==> flow/design.v <==
module LZ77_Decoder(clk,reset,ready,code_pos,code_len,chardata,encode,finish,char_nxt);
input 				clk;
input 				reset;
input				ready;
input 		[4:0] 	code_pos;
input 		[4:0] 	code_len;
input 		[7:0] 	chardata;
output  			reg encode;
output  			reg finish;
output 	  reg [7:0] 	char_nxt;
reg			[4:0]	output_counter;	
reg			[3:0]	search_buffer[29:0];
integer i ;
always @(posedge clk or posedge reset)
begin
	if(reset)
	begin
		finish <= 0;
		output_counter <= 0;
		encode <= 0;
		char_nxt <= 0;
		for(i = 0; i < 30; i = i + 1) begin
		      search_buffer[i] <= 0;
		end
	end
	else if(ready)
	begin
		  char_nxt <= (output_counter == code_len) ? chardata : search_buffer[code_pos];
		  for(i = 0; i < 29; i = i + 1) begin
		      search_buffer[i + 1] <= search_buffer[i];
		  end
		  search_buffer[0] <= (output_counter == code_len) ? chardata : search_buffer[code_pos];
		  output_counter <= (output_counter == code_len) ? 0 : output_counter+1;
		  finish <= (char_nxt==8'h24) ? 1 : 0;
	end
end
endmodule
# == Reports on LZ77_Decoder ==
# The steps from the RTL of LZ77_Decoder to its reports follow in flow order.
# Lines are those of the file above, counted from 1.
# Operators carry their Yosys type and port widths (W data, S select, Z words).
# The mark n/a stands for no value.
# setup
top_module,LZ77_Decoder
clk_port,clk
library,sky130hd
corner,tt_025C_1v80

# == Elaborated design ==
# Source: Yosys, flattened and elaborated. Widths are those after wreduce. Registers that Yosys merges into a memory's read port (data or address) are not register bits. Print and check cells do not count. Equal cells are merged and count once.
# bits
reg_bits,134
elab_cells,71
output_inout_bits,10
inputBits,21
# classes
reduce_and_logical,1
muxes,5
equal,31
add_sub_neg,1
# ops
cell,count
$pmux W4 S30,1
$eq A5 B5 Y1 const B,14
$eq A5 B4 Y1 const B,8
$eq A5 B3 Y1 const B,4
$eq A5 B2 Y1 const B,2
$eq A8 B6 Y1 const B,1
$mux W8,1
$add A5 B1 Y5 const B,1
$eq A5 B1 Y1 const B,1
$eq A5 B5 Y1,1
$logic_not A5 Y1,1
$mux W5,1
$mux W4,1
$mux W1,1

# == Depth ==
# Depth = most cells in a row (Yosys ltp): at word level without a register or memory, in the mapped netlist without a sequential cell, where the memories' decode and read muxes count.
# depth
ltp_word,4
abc_area,0
depth_mapped,9
mapped_depth_nobuf,6

# == Netlist ==
# Source: synth_stat.txt of the flow (Yosys; design flattened, memories mapped). It holds for the ABC_AREA given above (unset counts as 0); a run with the other value may have another netlist.
# types
cell_type,count,type_area_um2
sky130_fd_sc_hd__dfrtp_1,130,3253.12
sky130_fd_sc_hd__mux2_2,120,1.35E+03
sky130_fd_sc_hd__nand3_1,27,135.13
sky130_fd_sc_hd__mux2i_1,10,100.096
sky130_fd_sc_hd__a21oi_1,14,70.067
sky130_fd_sc_hd__o21ai_0,14,70.067
sky130_fd_sc_hd__clkbuf_1,17,63.811
sky130_fd_sc_hd__nand2_1,17,63.811
sky130_fd_sc_hd__buf_2,12,60.058
sky130_fd_sc_hd__a31oi_1,9,56.304
sky130_fd_sc_hd__a22oi_1,7,52.55
sky130_fd_sc_hd__nor3_1,10,50.048
sky130_fd_sc_hd__nor2_1,13,48.797
sky130_fd_sc_hd__buf_4,6,45.043
sky130_fd_sc_hd__inv_1,12,45.043
sky130_fd_sc_hd__nand3b_1,6,45.043
sky130_fd_sc_hd__a22o_1,5,43.792
sky130_fd_sc_hd__a32oi_1,5,43.792
# Not listed: further types 43, cells in them 86.
# synth_totals
mapped_area_um2,6304.8
n_buf,38
ffs,130
cell_count,520

# == Path before layout ==
# OpenSTA on the mapped netlist: ideal clock, no wires. The path of least setup slack (recovery checks aside). Input and output delay are each 20% of the period. Register names are those of the netlist, which keeps one name where synthesis merged equal registers.
# synth_timing
path_type,input to register
startpoint,input port code_pos[0]
endpoint,register char_nxt[1]
clock_period_ns,2.55
setup_ns,0.129
slack_ns,0.692
delay_ns,1.348
arrival_time_ns,1.729
launch_ns,0.510
t_required_ns,2.421
driving_pins,6
path_buffers,1
synth_period_reached_ns,1.858
# "delay_ns" = arrival - input delay + setup time.
# "driving_pins" counts driving pins, that of a launching flip-flop among them; a cell with two outputs on the path counts twice.
# "synth_period_reached_ns" = period - worst setup slack (recovery checks aside). The figure is calculated, with input and output delays left at 20% of the set period.
# Between the ends stands the longest chain of elaborated cells between them, by number of cells; it is not shown to be the way that was timed. Of several equally long chains one is given.
# A line is the first line of the expression or statement that the cell stems from. Yosys adds cells for indexed reads and writes and turns some case tables into memories.
# synth_via
cell_sequence,sky130_fd_sc_hd__buf_2 > sky130_fd_sc_hd__and2b_1 > sky130_fd_sc_hd__a32o_1 > sky130_fd_sc_hd__a2111oi_2 > sky130_fd_sc_hd__and4b_1 > sky130_fd_sc_hd__o221ai_2
elab_chain_cells,4
# synth_lines
element,line,rtl
start: declaration,5,input [4:0] code_pos;
$eq A5 B5 Y1,28,char_nxt <= (output_counter == code_len) ? chardata : search_buffer[code_pos];
$pmux W4 S30,28,
$mux W4,26,else if(ready)
$mux W8,28,
end: assignment,21,char_nxt <= 0;
end: assignment,28,
end: declaration,10,output reg [7:0] char_nxt;

# == Timing after layout ==
# Path of least setup slack in the final report of run 1 (OpenROAD, finished layout, wires in). Where an end is a register, its clock arrival counts in the times.
# layout_timing
path_type,register to register
startpoint,register char_nxt[1]
endpoint,register finish
launch_ns,0.43
clock_period_ns,2.14
setup_ns,0.08
path_buffers,1
driving_pins,5
slack_ns,0.38
arrival_time_ns,2.11
t_required_ns,2.49
# Between the ends stands the longest chain of elaborated cells between them, by number of cells; it is not shown to be the way that was timed. Of several equally long chains one is given.
# layout_via
cell_sequence,sky130_fd_sc_hd__dfrtp_2 > sky130_fd_sc_hd__buf_4 > sky130_fd_sc_hd__nor4b_1 > sky130_fd_sc_hd__nand3_1 > sky130_fd_sc_hd__o21ai_0
elab_chain_cells,2
# layout_lines
element,line,rtl
start: declaration,10,output reg [7:0] char_nxt;
start: assignment,21,char_nxt <= 0;
start: assignment,28,char_nxt <= (output_counter == code_len) ? chardata : search_buffer[code_pos];
$eq A8 B6 Y1,34,finish <= (char_nxt==8'h24) ? 1 : 0;
$mux W1,34,
end: assignment,18,finish <= 0;
end: assignment,34,
end: declaration,9,output reg finish;

# LZ77_Decoder through Yosys and OpenROAD on sky130hd: 2 stored runs, unordered, with their settings and measured results. The constraints put input and output delay at 20% of the set period each and load the outputs with 0.01 pF.
# By "achieved_period_ns" is meant the clock period of the run minus its worst setup slack. This is arithmetic on one report: input and output delays are still those of the set period (20% each).
# "worst_setup_path_time_ns" means the part of the period allowed to the worst setup path (the constraints hold back 20% at inputs and 20% at outputs) less its slack; where the path has registers, the arrival times of their clocks count too.
# "power.total_mw": no workload was simulated; the value follows from the tool's default switching activity.
# Settings: -- = not set for that run.
name,run 1,run 2
period_ns,2.14,1.88
CORE_UTILIZATION,17,40
SETUP_SLACK_MARGIN,0.35,--
PLACE_DENSITY_LB_ADDON,0.19,--
CORE_ASPECT_RATIO,0.63,--
CELL_PAD_IN_SITES_DETAIL_PLACEMENT,0,--
GPL_TIMING_DRIVEN,0,--
CAP_MARGIN,40,20
SLEW_MARGIN,0,20
MAX_ROUTING_LAYER,met4,--
CORE_MARGIN,2,2
power.total_mw,8.857,10.335
stdcell_area_um2,8061.5,7948.9
synthesis_area_um2,6304.8,6304.8
utilization_pct,22.3,51.9
die_area_um2,38684.4,16781.9
achieved_period_ns,1.764,1.805
worst_setup_path_time_ns,1.76,1.43
worst_path_kind,register to register,register to output
setup_worst_slack_ns,0.376,0.075
tns_ns,0.000,0.000
